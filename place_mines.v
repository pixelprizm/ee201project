==> flow/design.v <==
`timescale 1ns / 1ps
module PlaceMines(reset, clk, start, ack,  
				   totalMinesIn,  
				   x, y,  
				   mineBoardReadValue,  
				   placeMineEn,  
				   init, placeMine, changeXY, almostDone, done  
		);
	parameter boardWidth = 8, boardHeight = 8;
	localparam maxBoardCountWidth = 6;  
	input reset, clk, start, ack;
	input [maxBoardCountWidth-1 : 0] totalMinesIn;
	reg [maxBoardCountWidth-1 : 0] totalMines;
	reg [maxBoardCountWidth-1 : 0] count;
	output reg [$clog2(boardWidth)-1 : 0] x;
	output reg [$clog2(boardHeight)-1 : 0] y;
	input mineBoardReadValue;
	output reg placeMineEn;
	reg[4:0] state;
	localparam INIT=5'b00001, PLACE_MINE=5'b00010, CHANGE_XY=5'b00100, ALMOST_DONE=5'b01000, DONE=5'b10000;
	output wire init, placeMine, changeXY, almostDone, done;
	assign init = state == INIT;
	assign placeMine = state == PLACE_MINE;
	assign changeXY = state == CHANGE_XY;
	assign almostDone = state == ALMOST_DONE;
	assign done = state == DONE;
	always @ (posedge clk, posedge reset) 
	begin
		if(reset)
		begin
			state <= INIT;
			x <= 0;
			y <= boardHeight/2;
		end
		else
		begin
			case (state)
				INIT:
				begin
					if(start) state <= PLACE_MINE;
					count <= 0;
					totalMines <= totalMinesIn;
					placeMineEn <= 0;
				end
				PLACE_MINE:
				begin
					if(count==totalMines-1 && mineBoardReadValue==1'b0)
						state <= ALMOST_DONE;
					else 
						state <= CHANGE_XY;
					if(mineBoardReadValue == 1'b0)
					begin
						placeMineEn <= 1;
						count<=count+1;
					end
					else
					begin
						x <= x + 1;
						y <= y + 2;
					end
				end
				CHANGE_XY:
				begin
					state <= PLACE_MINE;
					x <= (x + boardWidth/2 + 1) % boardWidth;
					y <= ((boardHeight/2 + 1)*y + (boardHeight/2 + 1)) % boardHeight;
					placeMineEn <= 0;
				end
				ALMOST_DONE:
				begin
					state <= DONE;
					placeMineEn <= 0;
				end
				DONE:
				begin
					if (ack) state <= INIT;
				end
			endcase
		end
	end
endmodule
Step by step through the tools: PlaceMines
Tool output for the design above, in the order of the flow.
Line numbers count from 1 in the design file above.
Cell names lack the library's common part.
{"block": "setup", "design": "PlaceMines", "clock_port": "clk", "library": "sky130hd", "lib_corner": "tt_025C_1v80"}

Word-level counts
Yosys after proc, flatten, opt, wreduce and memory -nomap, before mapping. Memory bits, and registers merged into a memory's read port (data or address), are not among the register bits. Print and check cells are not counted. Equal cells are merged and count once.
{"block": "bits", "register_bits": 24, "input_bits": 11, "out_inout_bits": 12, "elab_cells": 49}
{"block": "classes", "add_sub_neg": 7, "mul": 1, "n_eq": 10, "mux": 12, "bitwise": 2, "n_reduce_logical": 11}
{"block": "ops", "operator": "equality test 6 x 32 -> 1 bit", "n": 1}
{"block": "ops", "operator": "parallel mux 5 bit (select 5 bit)", "n": 1}
{"block": "ops", "operator": "parallel mux 6 bit (select 2 bit)", "n": 1}
{"block": "ops", "operator": "parallel mux 3 bit (select 2 bit)", "n": 2}
{"block": "ops", "operator": "two-way mux 5 bit", "n": 2}
{"block": "ops", "operator": "multiplier 3 x 3 -> 3 bit (first input constant)", "n": 1}
{"block": "ops", "operator": "AND reduction 3 bit", "n": 3}
{"block": "ops", "operator": "inequality test 2 bit (second input constant)", "n": 4}
{"block": "ops", "operator": "subtractor 6 x 1 -> 7 bit (second input constant)", "n": 1}
{"block": "ops", "operator": "nonzero test 2 bit", "n": 3}
{"block": "ops", "operator": "adder 3 x 1 -> 3 bit (second input constant)", "n": 2}
{"block": "ops", "operator": "adder 3 bit (second input constant)", "n": 2}
{"block": "ops", "operator": "adder 6 x 1 -> 6 bit (second input constant)", "n": 1}
{"block": "ops", "operator": "two-way mux 6 bit", "n": 1}
{"block": "ops", "operator": "two-way mux 3 bit", "n": 2}
{"block": "ops", "operator": "equality test 5 x 1 -> 1 bit (second input constant)", "n": 1}
{"block": "ops", "operator": "equality test 5 x 2 -> 1 bit (second input constant)", "n": 1}
{"block": "ops", "operator": "equality test 5 x 3 -> 1 bit (second input constant)", "n": 1}
{"block": "ops", "operator": "equality test 5 x 4 -> 1 bit (second input constant)", "n": 1}
{"block": "ops", "operator": "equality test 5 bit (second input constant)", "n": 1}
{"block": "ops", "operator": "nonzero test 5 bit", "n": 1}
{"block": "ops", "operator": "AND reduction 2 bit", "n": 2}
{"block": "ops", "operator": "two-way mux 4 bit", "n": 1}
{"block": "ops", "operator": "adder 3 x 2 -> 3 bit (second input constant)", "n": 1}
{"block": "ops", "operator": "OR reduction 3 bit", "n": 1}
{"block": "ops", "operator": "NOT 1 bit", "n": 2}
{"block": "ops", "operator": "parallel mux 1 bit (select 2 bit)", "n": 1}
{"block": "ops", "operator": "logical AND 1 bit", "n": 1}
{"block": "ops", "operator": "two-way mux 1 bit", "n": 1}

Longest topological paths
Depth = most cells in a row (Yosys ltp): at word level without a register or memory, in the mapped netlist without a sequential cell, where the memories' decode and read muxes count.
{"block": "depth", "word_depth": 5, "ABC_AREA": 0, "mapped_depth": 6, "depth_no_buf": 6}

Synthesis result
Yosys stat after the flow's synthesis: flattened, memories mapped to cells. It holds for the ABC_AREA given above (unset counts as 0); a run with the other value may have another netlist.
{"block": "by_type", "type": "edfxtp_1", "n": 13, "type_area_um2": 390.374}
{"block": "by_type", "type": "dfrtp_1", "n": 9, "type_area_um2": 225.216}
{"block": "by_type", "type": "xnor2_1", "n": 9, "type_area_um2": 78.826}
{"block": "by_type", "type": "xor2_1", "n": 8, "type_area_um2": 70.067}
{"block": "by_type", "type": "dfstp_2", "n": 2, "type_area_um2": 52.55}
{"block": "by_type", "type": "ha_1", "n": 4, "type_area_um2": 50.048}
{"block": "by_type", "type": "nor2_1", "n": 9, "type_area_um2": 33.782}
{"block": "by_type", "type": "mux2i_1", "n": 2, "type_area_um2": 20.019}
{"block": "by_type", "type": "inv_1", "n": 5, "type_area_um2": 18.768}
{"block": "by_type", "type": "a21o_1", "n": 2, "type_area_um2": 15.014}
{"block": "by_type", "type": "a21oi_1", "n": 3, "type_area_um2": 15.014}
{"block": "by_type", "type": "nand2_1", "n": 4, "type_area_um2": 15.014}
{"block": "by_type", "type": "o21ai_0", "n": 3, "type_area_um2": 15.014}
{"block": "by_type", "type": "and2_1", "n": 2, "type_area_um2": 12.512}
{"block": "by_type", "type": "nand2b_1", "n": 2, "type_area_um2": 12.512}
{"block": "by_type", "type": "a21boi_2", "n": 1, "type_area_um2": 11.261}
{"block": "by_type", "type": "mux2_2", "n": 1, "type_area_um2": 11.261}
{"block": "by_type", "type": "nand3_1", "n": 2, "type_area_um2": 10.01}
Not listed: further types 14, cells in them 15.
{"block": "synth_totals", "cell_count": 96, "mapped_area_um2": 1158.6, "seqArea_um2": 668.1, "ff_cells": 24, "buffers": 1}

Timing after synthesis
Source: OpenSTA report_checks on the synthesized netlist (no wires, ideal clock, input and output delay 20% of the period each), path of least setup slack; recovery checks are left aside. Register names are those of the netlist, which keeps one name where synthesis merged equal registers.
{"block": "synth_timing", "path_type": "register -> register", "startpoint": "reg totalMines[0]", "endpoint": "reg state", "tclk_ns": 2.55, "setup_time_ns": 0.124, "launch_ns": 0.000, "arrival_ns": 1.421, "required_ns": 2.426, "slack_ns": 1.005, "delay_ns": 1.545, "driving_pins": 7, "n_path_buf": 0, "synth_period_reached_ns": 1.545}
"delay_ns" is the arrival time less input delay plus setup time.
"driving_pins": output pins that drive a net of the path, with the launching flip-flop's if there is one; two outputs of one cell count as two.
"synth_period_reached_ns" is the clock period less the worst setup slack; recovery checks do not enter. This is arithmetic on one report: input and output delays are still those of the set period (20% each).
An end named without its bit number is one bit of that signal or, where synthesis recoded a state register, one of its new flip-flops.
At most two assigning lines are given for a register; there are more.
{"block": "synth_via", "cell_sequence": "edfxtp_1 > inv_1 > ha_1 > or2b_1 > o211ai_1 > o2111ai_1 > o31a_1"}
{"block": "synth_lines", "element": "from (decl)", "line_no": 13, "text": "reg [maxBoardCountWidth-1 : 0] totalMines;"}
{"block": "synth_lines", "element": "from (assign)", "line_no": 42, "text": "totalMines <= totalMinesIn;"}
{"block": "synth_lines", "element": "to (assign)", "line_no": 31, "text": "state <= INIT;"}
{"block": "synth_lines", "element": "to (assign)", "line_no": 40, "text": "if(start) state <= PLACE_MINE;"}
{"block": "synth_lines", "element": "to (decl)", "line_no": 19, "text": "reg[4:0] state;"}
Chain of elaborated cells between the ends: none given.

Worst path after layout
From the final timing report of flow run A: the path of least setup slack in the routed layout; clock arrival at registers is part of the times.
{"block": "layout_timing", "path_type": "register -> output", "startpoint": "reg state", "endpoint": "out changeXY", "tclk_ns": 2.83, "output_delay_ns": 0.57, "launch_ns": 0.30, "arrival_ns": 1.47, "required_ns": 2.26, "slack_ns": 0.79, "driving_pins": 2, "n_path_buf": 1}
An end named without its bit number is one bit of that signal or, where synthesis recoded a state register, one of its new flip-flops.
At most two assigning lines are given for a register; there are more.
{"block": "layout_via", "cell_sequence": "dfrtp_1 > clkdlybuf4s50_1"}
{"block": "layout_lines", "element": "from (decl)", "line_no": 19, "text": "reg[4:0] state;"}
{"block": "layout_lines", "element": "from (assign)", "line_no": 31, "text": "state <= INIT;"}
{"block": "layout_lines", "element": "from (assign)", "line_no": 40, "text": "if(start) state <= PLACE_MINE;"}
{"block": "layout_lines", "element": "to (decl)", "line_no": 21, "text": "output wire init, placeMine, changeXY, almostDone, done;"}
Chain of elaborated cells between the ends: none given.

Top module PlaceMines; platform sky130hd; tools Yosys and OpenROAD; 2 stored runs in no particular order. Input and output delays are each 20% of the period that was set; the output load is 0.01 pF.
"period_less_ws_ns" = clock period - worst setup slack. The figure is calculated, with input and output delays left at 20% of the set period.
"worstPathTime_ns" means the part of the period allowed to the worst setup path (the constraints hold back 20% at inputs and 20% at outputs) less its slack; where the path has registers, the arrival times of their clocks count too.
"power.total_mw": no workload was simulated; the value follows from the tool's default switching activity.

{"run": "flow run A", "settings": { "period_ns": 2.83, "CAP_MARGIN": 20, "CORE_MARGIN": 2, "CORE_UTILIZATION": 40, "SLEW_MARGIN": 20 }, "results": { "yosys_chip_area_um2": 1158.6, "worstPathTime_ns": 1.47, "timing.worst_path_kind": "register -> output", "total_die_area_um2": 3343.2, "power.total_mw": 0.9225, "finalCellArea_um2": 1457.7, "fin_tns_ns": 0.000, "period_less_ws_ns": 2.036, "timing.setup.ws_ns": 0.794 }}
{"run": "flow run B", "settings": { "period_ns": 1.63, "CORE_UTILIZATION": 61, "SETUP_SLACK_MARGIN": -0.11, "PLACE_DENSITY": 0.38, "GPL_TIMING_DRIVEN": 0, "CAP_MARGIN": 20, "CORE_MARGIN": 2, "SLEW_MARGIN": 20 }, "results": { "yosys_chip_area_um2": 1158.6, "worstPathTime_ns": 1.74, "timing.worst_path_kind": "register -> register", "total_die_area_um2": 2263.9, "power.total_mw": 1.693, "finalCellArea_um2": 1512.7, "fin_tns_ns": -0.232, "period_less_ws_ns": 1.742, "timing.setup.ws_ns": -0.112 }}
